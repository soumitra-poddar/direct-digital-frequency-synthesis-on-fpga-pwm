==> flow/design.v <==
`timescale 1ns / 1ps
module TriangularWave_Module (
    input  clk,
    input  resetn,
    output [15:0] Tri_out
);
    reg  [23:0] Accm;
    reg  [23:0] FCW;
    reg  [15:0] Tri_reg;
    wire [15:0] ramp_val;
    wire  direction;
    assign Tri_out   = Tri_reg;
    assign direction = Accm[23];
    assign ramp_val  = Accm[22:7];
    always @(posedge clk or negedge resetn) begin
        if (!resetn) begin
            Accm     <= 24'd0;
            FCW      <= 24'd16600;  
            Tri_reg  <= 16'd0;
        end
        else begin
            Accm <= Accm + FCW;
            if (direction == 1'b0)
                Tri_reg <= ramp_val  - 16'd32768;
            else
                Tri_reg <= 16'd32767 - ramp_val;
        end
    end
endmodule
* Step by step through the tools: TriangularWave_Module
The steps from the RTL of TriangularWave_Module to its reports follow in flow order.
Line numbers count from 1 in the design file above.
Library cell names are shortened.
The mark - stands for no value.
- Top module :: TriangularWave_Module
- Clock :: clk
- Cell library :: sky130hd
- Corner :: tt_025C_1v80

* Word-level counts
Source: Yosys, flattened and elaborated, memories not mapped. Widths are those after wreduce; folded enables and synchronous resets count as part of the registers. Registers that Yosys merges into a memory's read port (data or address) are not register bits. Print and check cells do not count. Equal cells are merged and count once.
- Add/sub/neg operators :: 3
- Mux-type cells :: 1
** Operator list (count)
- adder 24 x 15 -> 24 bit (second input constant) :: 1
- subtractor 15 x 16 -> 16 bit (first input constant) :: 1
- subtractor 16 bit (second input constant) :: 1
- 2-to-1 mux 16 bit :: 1
- Register bits :: 40
- Bits of input ports :: 2
- Output and inout bits :: 16
- Word-level cells :: 6

* Depth
Depth = most cells in a row (Yosys ltp): at word level without a register or memory, in the mapped netlist without a sequential cell, where the memories' decode and read muxes count.
- Depth in word-level cells :: 2
- ABC_AREA :: 0
- Depth in mapped cells :: 6
- Depth with buffers taken out :: 6

* Netlist
Source: synth_stat.txt of the flow (Yosys; design flattened, memories mapped). It holds for the ABC_AREA given above (unset counts as 0); a run with the other value may have another netlist.
The area totals of this step are shown rounded.
- Mapped cells :: 110
- Synthesis area :: 0.00148 sq mm
- Sequential area :: 0.000926 sq mm
- Mapped flip-flops :: 37
- Buffers :: 4
** Cell types
- dfrtp_1 :: count 37, area in all 925.888 sq um
- xor2_1 :: count 18, area in all 157.651 sq um
- xnor2_1 :: count 16, area in all 140.134 sq um
- nand2_1 :: count 7, area in all 26.275 sq um
- nand4_4 :: count 1, area in all 21.27 sq um
- a211oi_4 :: count 1, area in all 20.019 sq um
- o21ai_0 :: count 4, area in all 20.019 sq um
- and4_1 :: count 2, area in all 17.517 sq um
- o2111ai_1 :: count 2, area in all 17.517 sq um
- buf_2 :: count 3, area in all 15.014 sq um
- o211ai_1 :: count 2, area in all 15.014 sq um
- a211oi_2 :: count 1, area in all 12.512 sq um
- ha_1 :: count 1, area in all 12.512 sq um
- nand2b_1 :: count 2, area in all 12.512 sq um
- inv_1 :: count 3, area in all 11.261 sq um
- a21oi_1 :: count 2, area in all 10.01 sq um
- o21bai_1 :: count 1, area in all 7.507 sq um
- and3_1 :: count 1, area in all 6.256 sq um
Other cell types: 6; their cells: 6.

* Worst setup path after synthesis
Source: OpenSTA report_checks on the synthesized netlist (no wires, ideal clock, input and output delay 20% of the period each), path of least setup slack; recovery checks are left aside. Register names are those of the netlist, which keeps one name where synthesis merged equal registers.
- Kind :: register to register
- Start :: reg Accm[3]
- End :: reg Accm[19]
- Clock period :: 1.86 ns
- Setup time :: 0.124 ns
- Launch time at the first pin :: 0.000 ns
- Data arrival time :: 1.263 ns
- Required time :: 1.736 ns
- Setup slack :: 0.472 ns
- Delay of the path :: 1.387 ns
- Stages on the path :: 7
- Buffers on the path :: 0
- Synthesis period reached :: 1.388 ns
"delay of the path" is the arrival time less input delay plus setup time.
"stages on the path": output pins that drive a net of the path, with the launching flip-flop's if there is one; two outputs of one cell count as two.
"synthesis period reached" = period - worst setup slack (recovery checks aside). The figure is calculated, with input and output delays left at 20% of the set period.
Between the ends stands the longest chain of elaborated cells between them, by number of cells; it is not shown to be the way that was timed. Of several equally long chains one is given.
A line is the first line of the expression or statement that the cell stems from. Yosys adds cells for indexed reads and writes and turns some case tables into memories.
- Cells stage by stage :: dfrtp_1 inv_1 ha_1 nand2b_1 a211oi_2 o21ai_0 xnor2_1
- Length of the longest elaborated chain :: 1
- Elaborated cells between the ends (all ways) :: 1
- Source lines of those cells :: 1
- Those cells by class :: add/sub: 1
** Ends and longest elaborated chain, post-synthesis
- start: declaration :: line 7 : reg  [23:0] Accm;
- start: assignment :: line 17 : Accm     <= 24'd0;
- start: assignment :: line 22 : Accm <= Accm + FCW;
- adder 24 x 15 -> 24 bit :: line 22
- end: assignment :: line 17
- end: assignment :: line 22
- end: declaration :: line 7

* Worst path after layout
From the final timing report of stored run 1: the path of least setup slack in the routed layout; clock arrival at registers is part of the times.
- Kind :: register to output
- Start :: reg Tri_reg[6]
- End :: out Tri_out[6]
- Clock period :: 2.37 ns
- External output delay :: 0.47 ns
- Launch time at the first pin :: 0.29 ns
- Data arrival time :: 1.15 ns
- Required time :: 1.90 ns
- Setup slack :: 0.75 ns
- Stages on the path :: 2
- Buffers on the path :: 1
At most two assigning lines are given for a register; there are more.
- Cells stage by stage :: dfrtp_1 clkdlybuf4s50_1
- Length of the longest elaborated chain :: 0
- Elaborated cells between the ends (all ways) :: 0
- Source lines of those cells :: 0
** Ends and longest elaborated chain, post-layout
- start: declaration :: line 9 : reg  [15:0] Tri_reg;
- start: assignment :: line 24 : Tri_reg <= ramp_val  - 16'd32768;
- start: assignment :: line 26 : Tri_reg <= 16'd32767 - ramp_val;
- end: declaration :: line 5 : output [15:0] Tri_out

Subject: flow runs of TriangularWave_Module

Hi,

TriangularWave_Module through Yosys and OpenROAD on sky130hd: 2 stored runs, unordered, with their settings and measured results. The constraints put input and output delay at 20% of the set period each and load the outputs with 0.01 pF.
By "period achieved" is meant the clock period of the run minus its worst setup slack. This is arithmetic on one report: input and output delays are still those of the set period (20% each).
"worst path time": the worst setup path's part of the clock period (all of it between registers, 20% less for each end at a port) less its slack. A launch clock that arrives late makes it longer, a capture clock that arrives late makes it shorter.
By "power" is meant OpenSTA's value without simulated activity: inputs other than the clock are taken to toggle once in ten clock periods, and the tool carries that through the logic.
The results are shown rounded.

* Stored run 1
** Files
==> flow/run.sh <==
#!/bin/bash
# the make line also repeats the synthesis and layout settings of config.mk as NAME=value (left out here)
make -C /OpenROAD-flow-scripts/flow DESIGN_CONFIG=/design/flow/config.mk WORK_HOME=/design/flow/orfs CLKGATE_MAP_FILE= finish
==> flow/config.mk <==
export PLATFORM = sky130hd
export DESIGN_NAME = TriangularWave_Module
export DESIGN_NICKNAME = TriangularWave_Module
export VERILOG_FILES = /design/flow/design.v
export SDC_FILE = /design/flow/constraint.sdc
export NUM_CORES = 4
export LEC_CHECK = 0
export CAP_MARGIN = 20
export CORE_MARGIN = 2
export CORE_UTILIZATION = 38
export CTS_CLUSTER_DIAMETER = 85
export CTS_CLUSTER_SIZE = 18
export HOLD_SLACK_MARGIN = 0.1
export MAX_ROUTING_LAYER = met5
export MIN_ROUTING_LAYER = met1
export PLACE_DENSITY = 0.59
export SETUP_SLACK_MARGIN = -0.24
export SLEW_MARGIN = 15
==> flow/constraint.sdc <==
create_clock -name core_clock -period 2.37 [get_ports {clk}]
set_input_delay 0.4740 -clock core_clock [delete_from_list [all_inputs] [get_ports {clk}]]
set_output_delay 0.4740 -clock core_clock [all_outputs]
set_load 0.01 [all_outputs]
** Results
- Cell area after synthesis :: 0.00148 sq mm
- Die outline area :: 0.00441 sq mm
- Standard-cell area after layout :: 0.00178 sq mm
- Final utilization :: 47.9%
- Setup slack of the worst path :: 0.745 ns
- Total negative slack on setup checks :: 0.000 ns
- Power :: 1.06 mW
- Period achieved :: 1.625 ns
- Worst path time :: 1.15 ns
- Type of the worst setup path :: register to output

* Stored run 2
** Files
==> flow/run.sh <==
#!/bin/bash
# the make line also repeats the synthesis and layout settings of config.mk as NAME=value (left out here)
make -C /OpenROAD-flow-scripts/flow DESIGN_CONFIG=/design/flow/config.mk WORK_HOME=/design/flow/orfs CLKGATE_MAP_FILE= finish
==> flow/config.mk <==
export PLATFORM = sky130hd
export DESIGN_NAME = TriangularWave_Module
export DESIGN_NICKNAME = TriangularWave_Module
export VERILOG_FILES = /design/flow/design.v
export SDC_FILE = /design/flow/constraint.sdc
export NUM_CORES = 4
export LEC_CHECK = 0
export ABC_AREA = 0
export CAP_MARGIN = 25
export CELL_PAD_IN_SITES_GLOBAL_PLACEMENT = 0
export CORE_MARGIN = 2
export CORE_UTILIZATION = 61
export CTS_CLUSTER_DIAMETER = 202
export MIN_ROUTING_LAYER = met2
export PLACE_DENSITY = 0.87
export SLEW_MARGIN = 35
==> flow/constraint.sdc <==
create_clock -name core_clock -period 1.52 [get_ports {clk}]
set_input_delay 0.3040 -clock core_clock [delete_from_list [all_inputs] [get_ports {clk}]]
set_output_delay 0.3040 -clock core_clock [all_outputs]
set_load 0.01 [all_outputs]
** Results
- Cell area after synthesis :: 0.00148 sq mm
- Die outline area :: 0.00284 sq mm
- Standard-cell area after layout :: 0.00193 sq mm
- Final utilization :: 85.8%
- Setup slack of the worst path :: -0.025 ns
- Total negative slack on setup checks :: -0.050 ns
- Power :: 1.54 mW
- Period achieved :: 1.545 ns
- Worst path time :: 1.54 ns
- Type of the worst setup path :: register to register

Regards
